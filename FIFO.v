==> flow/design.v <==
module fifo #(
    parameter DEPTH = 32,          
    parameter DATA_WIDTH = 8,      
    parameter PTR_SIZE = 5
) (
    input  wire                   clk,
    input  wire                   rst,
    input  wire                   wr_en,
    input  wire                   re_en,
    input  wire [DATA_WIDTH-1:0]  data_in,
    output wire [DATA_WIDTH-1:0]  data_out,
    output wire                   empty,
    output wire                   full
);
    reg [DATA_WIDTH-1:0] memory [0:DEPTH-1];
    reg [PTR_SIZE-1:0] wr_ptr;
    reg [PTR_SIZE-1:0] rd_ptr;
    reg empty_reg;
    reg full_reg;
    integer i;
    always @ (posedge clk or posedge rst) begin
        if (rst)
            wr_ptr <= 0;
        else if (wr_en && !full_reg)
            wr_ptr <= wr_ptr + 1;
    end
    always @ (posedge clk or posedge rst) begin
        if (rst)
            empty_reg <= 1;
        else if (wr_en && !full_reg && (wr_ptr != rd_ptr))
            empty_reg <= 0;
        else if (re_en && (wr_ptr == rd_ptr + 1))
            empty_reg <= 1;
    end
    always @ (posedge clk or posedge rst) begin
        if (rst)
            full_reg <= 0;
        else if (wr_en && (wr_ptr == rd_ptr))
            full_reg <= 1;
        else if (re_en && !empty_reg)
            full_reg <= 0;
    end
    always @ (posedge clk or posedge rst) begin
        if (rst)
            rd_ptr <= 0;
        else if (re_en && !empty_reg)
            rd_ptr <= rd_ptr + 1;
    end
    always @ (posedge clk or posedge rst) begin
        if (rst) begin
            for (i = 0; i < DEPTH; i = i + 1)
                memory[i] <= {DATA_WIDTH{1'bz}};
        end else if (wr_en && !full_reg)
            memory[wr_ptr] <= data_in;
    end
    assign data_out = (empty_reg) ? {DATA_WIDTH{1'bx}} : memory[rd_ptr];
    assign empty = empty_reg;
    assign full  = full_reg;
endmodule
======== Tool chain data of fifo ========
Tool output for the design above, in the order of the flow.
Line numbers count from 1 in the design file above.
Not given: n/a
inputs
  design top .............................. fifo
  clock input ............................. clk
  library ................................. sky130hd
  library corner .......................... tt_025C_1v80

======== Word-level counts ========
Source: Yosys, flattened and elaborated. Widths are those after wreduce. Registers that Yosys merges into a memory's read port (data or address) are not register bits. Print and check cells do not count. Equal cells are merged and count once.
word-level totals
  output and inout port bits .............. 10
  elaborated cells ........................ 152
  bits in registers ....................... 268
  input bits .............................. 12
cells by class
  muxes and demuxes ....................... 6
  $add $sub $neg .......................... 2
  reductions and logical operators ........ 43
  eq/ne operators ......................... 65
operators by type and width
  cell                                                            number
  8-bit case mux with 32-bit select                               1
  5-bit equality test with constant B                             32
  5-bit by 4-bit equality test with 1-bit output with constant B  16
  2-bit AND reduction                                             32
  5-bit by 3-bit equality test with 1-bit output with constant B  8
  5-bit by 32-bit equality test with 1-bit output                 1
  5-bit by 2-bit equality test with 1-bit output with constant B  4
  5-bit by 1-bit equality test with 1-bit output with constant B  2
  5-bit logical NOT                                               2
  8-bit 2-to-1 mux                                                1
  5-bit by 1-bit adder with 6-bit output with constant B          1
  1-bit logical AND                                               5
  5-bit by 1-bit adder with 5-bit output with constant B          1
  5-bit equality test                                             1
  5-bit inequality test                                           1
  2-bit nonzero test                                              2
  1-bit 2-to-1 mux                                                4
  1-bit logical NOT                                               2

======== Depth ========
Depth = most cells in a row (Yosys ltp): at word level without a register or memory, in the mapped netlist without a sequential cell, where the memories' decode and read muxes count.
logic depth
  depth after elaboration ................. 5
  ABC_AREA ................................ 0
  depth in mapped cells ................... 13

======== After synthesis ========
Source: synth_stat.txt of the flow (Yosys; design flattened, memories mapped). It holds for the ABC_AREA given above (unset counts as 0); a run with the other value may have another netlist.
mapped netlist
  mapped cells ............................ 1035
  buffers ................................. 83
  flip-flops .............................. 268
  synthesis area .......................... 0.0129036 mm²
cells by type
  type                       number
  sky130_fd_sc_hd__dfrtp_1   267
  sky130_fd_sc_hd__mux2_2    277
  sky130_fd_sc_hd__nand3_1   55
  sky130_fd_sc_hd__a22oi_1   29
  sky130_fd_sc_hd__nand2_1   46
  sky130_fd_sc_hd__mux2i_1   16
  sky130_fd_sc_hd__clkbuf_1  42
  sky130_fd_sc_hd__ha_1      12
  sky130_fd_sc_hd__a22o_1    14
  sky130_fd_sc_hd__nor2_1    32
  sky130_fd_sc_hd__buf_2     23
  sky130_fd_sc_hd__a32oi_1   12
  sky130_fd_sc_hd__o21ai_0   20
  sky130_fd_sc_hd__xnor2_1   10
  sky130_fd_sc_hd__a31oi_1   12
  sky130_fd_sc_hd__nand4_1   11
  sky130_fd_sc_hd__nor2b_1   11
  sky130_fd_sc_hd__buf_6     6
Other cell types: 48; their cells: 140.

======== Worst setup path after synthesis ========
OpenSTA on the mapped netlist: ideal clock, no wires. The path of least setup slack (recovery checks aside). Input and output delay are each 20% of the period. Register names are those of the netlist, which keeps one name where synthesis merged equal registers.
path after synthesis
  path kind ............................... reg-to-output
  start point ............................. register rd_ptr[2]
  end point ............................... output data_out[5]
  time at the first pin ................... 0 ps
  stages .................................. 13
  period .................................. 3720 ps
  external output delay ................... 744 ps
  path buffers ............................ 6
  delay of the path ....................... 2698 ps
  arrival ................................. 2698 ps
  setup slack ............................. 278 ps
  data required time ...................... 2976 ps
  synthesis period reached ................ 3442 ps
"delay of the path" is the arrival time less input delay plus setup time.
A path that ends at an output port has no setup time.
"stages" counts driving pins, that of a launching flip-flop among them; a cell with two outputs on the path counts twice.
"synthesis period reached" is the clock period less the worst setup slack; recovery checks do not enter. This is arithmetic on one report: input and output delays are still those of the set period (20% each).
The rows between start and end are the longest chain of elaborated cells between them; the timing report does not say that the signal goes this way. Where chains are equally long, one stands for them.
A line is the first line of the expression or statement that the cell stems from. Yosys adds cells for indexed reads and writes and turns some case tables into memories.
on the way, after synthesis
  cell sequence ........................... sky130_fd_sc_hd__dfrtp_1 sky130_fd_sc_hd__buf_6 sky130_fd_sc_hd__buf_6 sky130_fd_sc_hd__buf_2 sky130_fd_sc_hd__buf_2 sky130_fd_sc_hd__buf_2 sky130_fd_sc_hd__and3_1 sky130_fd_sc_hd__ha_1 sky130_fd_sc_hd__clkbuf_1 sky130_fd_sc_hd__a22oi_1 sky130_fd_sc_hd__nand4_1 sky130_fd_sc_hd__or4_1 sky130_fd_sc_hd__o32a_1
  length of the longest elaborated chain .. 3
  elaborated cells between the ends (all ways) .. 34
  source lines of those cells ............. 1
  those cells by class .................... eq/ne (31); mux (2); reduce/logical (1)
RTL lines, path after synthesis
  what                               line  text
  start, declared                    17    reg [PTR_SIZE-1:0] rd_ptr;
  start, assigned                    45    rd_ptr <= 0;
  start, assigned                    47    rd_ptr <= rd_ptr + 1;
  5-bit equality test                56    assign data_out = (empty_reg) ? {DATA_WIDTH{1'bx}} : memory[rd_ptr];
  8-bit case mux with 32-bit select  56
  8-bit 2-to-1 mux                   56
  end, declared                      11    output wire [DATA_WIDTH-1:0]  data_out,

======== Timing after layout ========
Path of least setup slack in the final report of run B (OpenROAD, finished layout, wires in). Where an end is a register, its clock arrival counts in the times.
The path's times are printed in steps of 10 ps; the period is the one set.
path after layout
  path kind ............................... reg-to-output
  start point ............................. register rd_ptr[0]
  end point ............................... output data_out[1]
  data required time ...................... 2720 ps
  path buffers ............................ 3
  stages .................................. 11
  period .................................. 3400 ps
  setup slack ............................. -330 ps
  time at the first pin ................... 560 ps
  external output delay ................... 680 ps
  arrival ................................. 3050 ps
The rows between start and end are the longest chain of elaborated cells between them; the timing report does not say that the signal goes this way. Where chains are equally long, one stands for them.
on the way, after layout
  cell sequence ........................... sky130_fd_sc_hd__dfrtp_1 sky130_fd_sc_hd__ha_2 sky130_fd_sc_hd__and3_4 sky130_fd_sc_hd__ha_4 sky130_fd_sc_hd__buf_4 sky130_fd_sc_hd__a222oi_1 sky130_fd_sc_hd__buf_4 sky130_fd_sc_hd__o31a_1 sky130_fd_sc_hd__o211a_1 sky130_fd_sc_hd__a31oi_4 sky130_fd_sc_hd__buf_6
  length of the longest elaborated chain .. 3
  elaborated cells between the ends (all ways) .. 34
  source lines of those cells ............. 1
  those cells by class .................... eq/ne (31); mux (2); reduce/logical (1)
RTL lines, path after layout
  what                               line  text
  start, declared                    17    reg [PTR_SIZE-1:0] rd_ptr;
  start, assigned                    45    rd_ptr <= 0;
  start, assigned                    47    rd_ptr <= rd_ptr + 1;
  5-bit equality test                56    assign data_out = (empty_reg) ? {DATA_WIDTH{1'bx}} : memory[rd_ptr];
  8-bit case mux with 32-bit select  56
  8-bit 2-to-1 mux                   56
  end, declared                      11    output wire [DATA_WIDTH-1:0]  data_out,

Below are 2 stored runs of the flow (Yosys, OpenROAD; platform sky130hd) on fifo, each with its settings and what was measured, unordered. Constraints: input delay and output delay 20% of the set period each, output load 0.01 pF.
"time on the worst setup path": the worst setup path's part of the clock period (all of it between registers, 20% less for each end at a port) less its slack. A launch clock that arrives late makes it longer, a capture clock that arrives late makes it shorter.
"time on the worst setup path" is known to 10 ps.

======== run A ========
==> flow/run.sh <==
#!/bin/bash
# the make line also repeats the synthesis and layout settings of config.mk as NAME=value (left out here)
make -C /OpenROAD-flow-scripts/flow DESIGN_CONFIG=/design/flow/config.mk WORK_HOME=/design/flow/orfs CLKGATE_MAP_FILE= finish
==> flow/config.mk <==
export PLATFORM = sky130hd
export DESIGN_NAME = fifo
export DESIGN_NICKNAME = fifo
export VERILOG_FILES = /design/flow/design.v
export SDC_FILE = /design/flow/constraint.sdc
export NUM_CORES = 4
export LEC_CHECK = 0
export CAP_MARGIN = 20
export CELL_PAD_IN_SITES_GLOBAL_PLACEMENT = 3
export CORE_MARGIN = 10
export CORE_UTILIZATION = 68
export CTS_CLUSTER_SIZE = 47
export GPL_ROUTABILITY_DRIVEN = 1
export GPL_TIMING_DRIVEN = 0
export MIN_ROUTING_LAYER = met1
export SETUP_SLACK_MARGIN = -0.19
export SLEW_MARGIN = 20
==> flow/constraint.sdc <==
create_clock -name core_clock -period 3.97 [get_ports {clk}]
set_input_delay 0.7940 -clock core_clock [delete_from_list [all_inputs] [get_ports {clk}]]
set_output_delay 0.7940 -clock core_clock [all_outputs]
set_load 0.01 [all_outputs]

-------- run A --------
  incomplete, placement halted on GPL-0301

======== run B ========
==> flow/run.sh <==
#!/bin/bash
# the make line also repeats the synthesis and layout settings of config.mk as NAME=value (left out here)
make -C /OpenROAD-flow-scripts/flow DESIGN_CONFIG=/design/flow/config.mk WORK_HOME=/design/flow/orfs CLKGATE_MAP_FILE= finish
==> flow/config.mk <==
export PLATFORM = sky130hd
export DESIGN_NAME = fifo
export DESIGN_NICKNAME = fifo
export VERILOG_FILES = /design/flow/design.v
export SDC_FILE = /design/flow/constraint.sdc
export NUM_CORES = 4
export LEC_CHECK = 0
export CAP_MARGIN = 20
export CORE_MARGIN = 2
export CORE_UTILIZATION = 40
export SETUP_SLACK_MARGIN = 0.01
export SLEW_MARGIN = 20
==> flow/constraint.sdc <==
create_clock -name core_clock -period 3.4 [get_ports {clk}]
set_input_delay 0.6800 -clock core_clock [delete_from_list [all_inputs] [get_ports {clk}]]
set_output_delay 0.6800 -clock core_clock [all_outputs]
set_load 0.01 [all_outputs]

-------- measured, run B --------
  time on the worst setup path ............ 3050 ps
  critical path kind ...................... reg-to-output
  std-cell area (final layout) ............ 0.0162694 mm²
  final setup TNS ......................... -1005 ps
  mapped cell area after synthesis ........ 0.0129036 mm²
  utilization after layout ................ 51.4%
  full die area ........................... 0.0337126 mm²
  setup slack of the worst path ........... -332 ps
